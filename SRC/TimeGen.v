==> flow/design.v <==
module TimeGen(
	input	clk25m,
	output	reg [24:0] clk25m_cnt,
	output	reg ms1p3
 );
	always @(posedge clk25m) clk25m_cnt <= clk25m_cnt + 1;
	always @(posedge clk25m) ms1p3 <= (clk25m_cnt[14:0]==0);
endmodule
==> Tool chain data of TimeGen <==
Tool output for the design above, in the order of the flow.
Line numbers count from 1 in the design file above.
Cell names lack the library's common part.
{ "design": {"top": "TimeGen", "clock": "clk25m", "cell_library": "sky130hd", "corner": "tt_025C_1v80"} }

==> Word-level counts <==
Counts by Yosys on the flattened word-level netlist (proc, flatten, opt, wreduce; memories kept). Register bits leave out memories and registers merged into their read ports (data or address); mux counts leave out enables and synchronous resets folded into registers. Print and check cells are left out. Cells with the same type and inputs are merged into one.
{ "op_classes": {"multipliers": 0, "addsub": 1, "mux": 0, "eq_ne": 0, "reduce_and_logical": 1, "compare": 0, "logic": 0, "shifts": 0, "div_mod_pow": 0} }
{ "ops": {"columns": ["op", "count"], "rows": [
  ["adder 25 x 1 -> 25 bit with constant B", 1],
  ["logical NOT 15 bit", 1]
]} }
{ "bits": {"n_memories": 0, "in_bits": 1, "ram_bits": 0, "latch_bits": 0, "wordCells": 4, "register_bits": 26, "clocked_rd_ports_x_width": 0, "romBits": 0, "out_inout_bits": 26} }

==> Longest topological paths <==
Depth = most cells in a row (Yosys ltp): at word level without a register or memory, in the mapped netlist without a sequential cell, where the memories' decode and read muxes count.
{ "logic_depth": {"word_depth": 1, "abc_area": 0, "ltp_mapped": 5, "ltp_nobuf": 5} }

==> After synthesis <==
The flow's flattened synthesis, as Yosys stat reports it; memories are mapped. The netlist is that of the ABC_AREA named above (0 if unset); the other value can give another one.
Totals and module areas in this step are rounded.
{ "mapped": {"cell_count": 98, "n_buf": 1, "ff_cells": 26, "area_um2": 992, "sequential_area_um2": 520} }
{ "types": {"columns": ["cell_type", "count", "type_area_um2"], "rows": [
  ["dfxtp_1", 26, 520.499],
  ["xnor2_1", 18, 157.651],
  ["nand3_1", 11, 55.053],
  ["nand4_1", 7, 43.792],
  ["xor2_1", 5, 43.792],
  ["nand2_1", 8, 30.029],
  ["ha_1", 2, 25.024],
  ["nor2_1", 6, 22.522],
  ["inv_1", 4, 15.014],
  ["and3_1", 2, 12.512],
  ["nor4_1", 2, 12.512],
  ["and4_4", 1, 11.261],
  ["nor3_1", 2, 10.01],
  ["and4_1", 1, 8.758],
  ["nor4b_1", 1, 8.758],
  ["buf_4", 1, 7.507],
  ["or4_1", 1, 7.507]
]} }

==> Path before layout <==
Path of least setup slack by OpenSTA after synthesis, without wires, with an ideal clock, recovery checks aside; 20% of the period is set as input and as output delay. Where synthesis merged equal registers, the netlist keeps one of their names.
{ "synth_timing": {"path_kind": "reg-to-reg", "start": "register clk25m_cnt[1]", "end": "register clk25m_cnt[12]", "t_first_pin_ns": 0.000, "path_delay_ns": 1.440, "path_slack_ns": 0.130, "stages": 6, "tclk_ns": 1.57, "arrival_time_ns": 1.318, "setup_time_ns": 0.122, "n_path_buf": 0, "required_ns": 1.448, "period_less_setup_slack_ns": 1.44} }
"path_delay_ns" is the arrival time less input delay plus setup time.
"stages": output pins that drive a net of the path, with the launching flip-flop's if there is one; two outputs of one cell count as two.
"period_less_setup_slack_ns" = period - worst setup slack (recovery checks aside). The figure is calculated, with input and output delays left at 20% of the set period.
Between the ends stands the longest chain of elaborated cells between them, by number of cells; it is not shown to be the way that was timed. Of several equally long chains one is given.
Each line given opens the expression or statement behind the cell; cells for indexed reads and writes are added by Yosys, which also makes memories of some case tables.
{ "synth_between": {"cell_sequence": "dfxtp_1 > ha_1 > nand3_1 > nor3_1 > nand4_1 > xnor2_1", "elab_chain_len": 1, "cells_between": 1, "cone_lines": 1, "cone_classes": "1 x add/sub"} }
{ "synth_rtl": {"columns": ["element", "line_no", "text"], "rows": [
  ["start: declaration", 3, "output reg [24:0] clk25m_cnt,"],
  ["start: assignment", 6, "always @(posedge clk25m) clk25m_cnt <= clk25m_cnt + 1;"],
  ["adder 25 x 1 -> 25 bit", 6, null],
  ["end: assignment", 6, null],
  ["end: declaration", 3, null]
]} }

==> Worst path after layout <==
Path of least setup slack in the final report of record 1 (OpenROAD, finished layout, wires in). Where an end is a register, its clock arrival counts in the times.
{ "layout_timing": {"path_kind": "reg-to-output", "start": "register clk25m_cnt[9]", "end": "output port clk25m_cnt[9]", "arrival_time_ns": 1.31, "out_delay_ns": 0.60, "n_path_buf": 1, "path_slack_ns": 1.07, "required_ns": 2.38, "stages": 2, "tclk_ns": 2.98, "t_first_pin_ns": 0.26} }
{ "layout_between": {"cell_sequence": "dfxtp_1 > clkdlybuf4s50_1", "elab_chain_len": 0, "cells_between": 0, "cone_lines": 0} }
{ "layout_rtl": {"columns": ["element", "line_no", "text"], "rows": [
  ["start: declaration", 3, "output reg [24:0] clk25m_cnt,"],
  ["start: assignment", 6, "always @(posedge clk25m) clk25m_cnt <= clk25m_cnt + 1;"],
  ["end: declaration", 3, null]
]} }

Hand-over note for TimeGen

Settings and measured results of 2 stored flow runs for module TimeGen (sky130hd), not sorted in any way. The constraints put input and output delay at 20% of the set period each and load the outputs with 0.01 pF.
"critical_path_time_ns" is the time allowed to the run's worst setup path (the clock period less input and output delay, where it has them) less its slack. Clock arrival times count: a late capture clock shortens it, a late launch clock lengthens it.
"power_total_uw" is the tool's figure for a default switching activity; nothing was simulated.
Values from the reports are rounded here.

Record 1
==> flow/run.sh <==
#!/bin/bash
# the make line also repeats the synthesis and layout settings of config.mk as NAME=value (left out here)
make -C /OpenROAD-flow-scripts/flow DESIGN_CONFIG=/design/flow/config.mk WORK_HOME=/design/flow/orfs CLKGATE_MAP_FILE= finish
==> flow/config.mk <==
export PLATFORM = sky130hd
export DESIGN_NAME = TimeGen
export DESIGN_NICKNAME = TimeGen
export VERILOG_FILES = /design/flow/design.v
export SDC_FILE = /design/flow/constraint.sdc
export NUM_CORES = 4
export LEC_CHECK = 0
export ABC_AREA = 0
export CAP_MARGIN = 25
export CELL_PAD_IN_SITES_GLOBAL_PLACEMENT = 1
export CORE_MARGIN = 7
export CORE_UTILIZATION = 26
export SETUP_SLACK_MARGIN = 0.78
export SLEW_MARGIN = 20
==> flow/constraint.sdc <==
create_clock -name core_clock -period 2.98 [get_ports {clk25m}]
set_input_delay 0.5960 -clock core_clock [delete_from_list [all_inputs] [get_ports {clk25m}]]
set_output_delay 0.5960 -clock core_clock [all_outputs]
set_load 0.01 [all_outputs]

==> results of record 1, as JSON <==
{
  "final_cell_area_um2": 1360,
  "ys_area_um2": 992,
  "setupTns_ns": 0.000,
  "die_footprint_um2": 5740,
  "final_util_frac": 0.371,
  "hold_ws_ns": 0.470,
  "power_total_uw": 571,
  "ws_setup_ns": 1.07,
  "critical_path_time_ns": 1.31,
  "path_kind": "reg-to-output"
}

Record 2
==> flow/run.sh <==
#!/bin/bash
# the make line also repeats the synthesis and layout settings of config.mk as NAME=value (left out here)
make -C /OpenROAD-flow-scripts/flow DESIGN_CONFIG=/design/flow/config.mk WORK_HOME=/design/flow/orfs CLKGATE_MAP_FILE= finish
==> flow/config.mk <==
export PLATFORM = sky130hd
export DESIGN_NAME = TimeGen
export DESIGN_NICKNAME = TimeGen
export VERILOG_FILES = /design/flow/design.v
export SDC_FILE = /design/flow/constraint.sdc
export NUM_CORES = 4
export LEC_CHECK = 0
export ABC_AREA = 1
export CAP_MARGIN = 20
export CORE_MARGIN = 2
export CORE_UTILIZATION = 27
export MIN_ROUTING_LAYER = met1
export PLACE_DENSITY_LB_ADDON = 0.08
export SETUP_SLACK_MARGIN = -0.12
export SLEW_MARGIN = 20
==> flow/constraint.sdc <==
create_clock -name core_clock -period 2.56 [get_ports {clk25m}]
set_input_delay 0.5120 -clock core_clock [delete_from_list [all_inputs] [get_ports {clk25m}]]
set_output_delay 0.5120 -clock core_clock [all_outputs]
set_load 0.01 [all_outputs]

==> results of record 2, as JSON <==
{
  "final_cell_area_um2": 1630,
  "ys_area_um2": 1250,
  "setupTns_ns": 0.000,
  "die_footprint_um2": 5190,
  "final_util_frac": 0.369,
  "hold_ws_ns": 0.463,
  "power_total_uw": 671,
  "ws_setup_ns": 0.747,
  "critical_path_time_ns": 1.30,
  "path_kind": "reg-to-output"
}

End of note.
